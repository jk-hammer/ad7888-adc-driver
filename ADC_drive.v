==> flow/design.v <==
`timescale 1ns/1ns
    module ADC_drive(
    input  i_sclk,                
    input  i_rst_n,
    input  i_spi_din,            
    output o_spi_cs,             
    output o_spi_dout,           
    output o_sclk,               
    input  i_wr_en,              
    output o_wr_done,            
    input  i_rd_en,              
    output o_rd_done,            
    output [15:0] o_rd_data      
    );
assign o_sclk = i_sclk;
    reg r_cs_n;
    reg r_wr_en;
    reg [4:0] r_cnt;
    reg [16:0] r_channel;
    reg [15:0] r_data_buffer;
    reg [15:0] r_data;
    reg r_rd_en_d1;
    reg r_rd_en_d2;
    always @(posedge i_sclk or negedge i_rst_n)begin
        if(!i_rst_n)
            r_wr_en <= 1'b0;
        else if(i_wr_en)
            r_wr_en <= 1'b1;
        else if(r_cnt == 5'd15)
            r_wr_en <= 1'b0;
        else
            r_wr_en <= r_wr_en;
    end
    always @(negedge i_sclk or negedge i_rst_n)begin
        if(!i_rst_n)
            r_cs_n <= 1'b1;
        else if(r_wr_en && (r_cnt == 5'd0))
            r_cs_n <= 1'b0;
        else if(!r_wr_en && (r_cnt == 5'd16))
            r_cs_n <= 1'b1;
        else
            r_cs_n <= r_cs_n;
    end
    assign o_spi_cs = r_cs_n;
    always @(posedge i_sclk or negedge i_rst_n)begin
        if(!i_rst_n)
            r_cnt <= 5'd0;
        else if(r_wr_en)
            r_cnt <= r_cnt + 1'b1;
        else if(r_cnt == 5'd16)
            r_cnt <= 5'd0;
    end
    assign o_wr_done = (r_cnt == 5'd16) ? 1'b1 : 1'b0;
    reg [4:0]r_cnt_n;
    always @(negedge i_sclk or negedge i_rst_n)begin
        if(!i_rst_n)
            r_cnt_n <= 5'd0;
        else if(r_wr_en)
            r_cnt_n <= r_cnt_n + 1'b1;
        else if(r_cnt_n == 5'd16)
            r_cnt_n <= 5'd0;
    end
    always @(posedge i_sclk or negedge i_rst_n)begin
        if(!i_rst_n)
            r_channel <= 17'd0;
        else
            r_channel <= {8'b00000100,9'b0};  
    end
    assign o_spi_dout = (r_cnt_n >= 1) ? r_channel[17-r_cnt_n] : 1'b0;
    always @(posedge i_sclk or negedge i_rst_n)begin
        if(!i_rst_n)
            r_data_buffer <= 16'd0;
        else if(r_wr_en)
            r_data_buffer <= {r_data_buffer[14:0],i_spi_din};
        else
            r_data_buffer <= r_data_buffer;
    end
    always @(posedge i_sclk or negedge i_rst_n)begin     
        if(!i_rst_n)
            r_data <= 16'd0;
        else if(i_rd_en)
            r_data <= r_data_buffer;
        else
            r_data <= r_data;
    end
    assign o_rd_data = r_data;
    always @(posedge i_sclk or negedge i_rst_n)begin
        if(!i_rst_n)begin
            r_rd_en_d1 <= 1'b0;
            r_rd_en_d2 <= 1'b0;
        end
        else begin
            r_rd_en_d1 <= i_rd_en;
            r_rd_en_d2 <= r_rd_en_d1;
        end
    end
    assign o_rd_done = r_rd_en_d2;
    endmodule
# Reports on ADC_drive

Tool output for the design above, in the order of the flow.
Lines are those of the file above, counted from 1.
Operators carry their Yosys type and port widths (W data, S select, Z words).
Library cell names are shortened.
Not given: n/a

Design top: ADC_drive
Clock input: i_sclk
Library: sky130hd
Timing corner: tt_025C_1v80

# Word-level counts

Source: Yosys, flattened and elaborated, memories not mapped. Widths are those after wreduce. Registers that Yosys merges into a memory's read port (data or address) are not register bits. Print and check cells do not count. Equal cells are merged and count once.

Flip-flop bits (word level): 47
Input port bits: 5
Output and inout port bits: 21
Word-level cells: 35

Add/subtract/negate cells: 3
Magnitude comparators: 1
Eq/ne operators: 3
Shift operators: 1
Mux-type cells: 10
Reductions and logical operators: 8

Operators with widths:

| kind                  | number |
| $mux W5               | 4 |
| $shiftx A17 B6 Y1     | 1 |
| $add A5 B1 Y5 const B | 2 |
| $eq A5 B5 Y1 const B  | 2 |
| $reduce_bool A2 Y1    | 4 |
| $sub A5 B5 Y6 const A | 1 |
| $mux W1               | 6 |
| $ge A5 B1 Y1 const B  | 1 |
| $eq A5 B4 Y1 const B  | 1 |
| $logic_not A5 Y1      | 1 |
| $logic_and A1 B1 Y1   | 2 |
| $logic_not A1 Y1      | 1 |

# Logic depth

Longest topological path by Yosys (ltp), each cell counted once; first at word level (registers and memories cut), then after technology mapping (sequential cells cut; the memories' decode and read muxes count).

Depth in word-level cells: 4
ABC_AREA: 0
Mapped depth: 5
Gate-level depth less buffers: 5

# Synthesis result

Yosys stat after the flow's synthesis: flattened, memories mapped to cells. It holds for the ABC_AREA given above (unset counts as 0); a run with the other value may have another netlist.
Totals and module areas in this step are rounded.

Cells by type:

| cell      | number | area in all (um^2) |
| dfrtp_1   | 41     | 1.03E+03 |
| mux2_2    | 33     | 371.606 |
| dfrtn_1   | 5      | 125.12 |
| ha_1      | 9      | 112.608 |
| xnor2_1   | 4      | 35.034 |
| inv_1     | 9      | 33.782 |
| dfstp_2   | 1      | 26.275 |
| nand2_1   | 7      | 26.275 |
| buf_2     | 4      | 20.019 |
| a2111oi_2 | 1      | 15.014 |
| o31ai_1   | 2      | 15.014 |
| and4bb_1  | 1      | 12.512 |
| nand2b_1  | 2      | 12.512 |
| nand4bb_1 | 1      | 11.261 |
| nor2_1    | 3      | 11.261 |
| mux2i_1   | 1      | 10.01 |
| nand3_1   | 2      | 10.01 |
| o21ai_0   | 2      | 10.01 |

Other cell types: 13; their cells: 13.

Cells in the netlist: 141
Cell area after synthesis: 1,970 um^2
Area of sequential cells: 1,180 um^2
Mapped flip-flops: 47
Buffer cells: 6

==> runs of ADC_drive <==
2 stored runs of ADC_drive in the flow (synthesis by Yosys, layout by OpenROAD, sky130hd cells), in arbitrary order. Constraints: input delay and output delay 20% of the set period each, output load 0.01 pF.
The results are shown rounded.

## Record 1

==> flow/run.sh <==
#!/bin/bash
# the make line also repeats the synthesis and layout settings of config.mk as NAME=value (left out here)
make -C /OpenROAD-flow-scripts/flow DESIGN_CONFIG=/design/flow/config.mk WORK_HOME=/design/flow/orfs CLKGATE_MAP_FILE= finish
==> flow/config.mk <==
export PLATFORM = sky130hd
export DESIGN_NAME = ADC_drive
export DESIGN_NICKNAME = ADC_drive
export VERILOG_FILES = /design/flow/design.v
export SDC_FILE = /design/flow/constraint.sdc
export NUM_CORES = 4
export LEC_CHECK = 0
export CAP_MARGIN = 20
export CELL_PAD_IN_SITES_DETAIL_PLACEMENT = 2
export CORE_MARGIN = 7
export CORE_UTILIZATION = 62
export CTS_CLUSTER_SIZE = 12
export MAX_ROUTING_LAYER = met4
export MIN_ROUTING_LAYER = met2
export PLACE_DENSITY_LB_ADDON = 0.14
export SETUP_SLACK_MARGIN = -0.32
export SLEW_MARGIN = 20
export TNS_END_PERCENT = 45
==> flow/constraint.sdc <==
create_clock -name core_clock -period 6.95 [get_ports {i_sclk}]
set_input_delay 1.3900 -clock core_clock [delete_from_list [all_inputs] [get_ports {i_sclk}]]
set_output_delay 1.3900 -clock core_clock [all_outputs]
set_load 0.01 [all_outputs]

Record 1: did not finish, placement stopped with DPL-0033

## Record 2

==> flow/run.sh <==
#!/bin/bash
# the make line also repeats the synthesis and layout settings of config.mk as NAME=value (left out here)
make -C /OpenROAD-flow-scripts/flow DESIGN_CONFIG=/design/flow/config.mk WORK_HOME=/design/flow/orfs CLKGATE_MAP_FILE= finish
==> flow/config.mk <==
export PLATFORM = sky130hd
export DESIGN_NAME = ADC_drive
export DESIGN_NICKNAME = ADC_drive
export VERILOG_FILES = /design/flow/design.v
export SDC_FILE = /design/flow/constraint.sdc
export NUM_CORES = 4
export LEC_CHECK = 0
export CAP_MARGIN = 30
export CORE_MARGIN = 2
export CORE_UTILIZATION = 48
export CTS_CLUSTER_DIAMETER = 36
export MIN_ROUTING_LAYER = met2
export PLACE_DENSITY_LB_ADDON = 0.24
export SLEW_MARGIN = 25
==> flow/constraint.sdc <==
create_clock -name core_clock -period 4.76 [get_ports {i_sclk}]
set_input_delay 0.9520 -clock core_clock [delete_from_list [all_inputs] [get_ports {i_sclk}]]
set_output_delay 0.9520 -clock core_clock [all_outputs]
set_load 0.01 [all_outputs]

| result of record 2 | value |
|---|---|
| standard-cell area of the final layout | 2,450 um^2 |
| worst hold slack after layout | 358 ps |
| full die area | 4,630 um^2 |
| mapped cell area after synthesis | 1,970 um^2 |
| post-layout utilization | 0.617 |
| smallest setup slack | -380 ps |
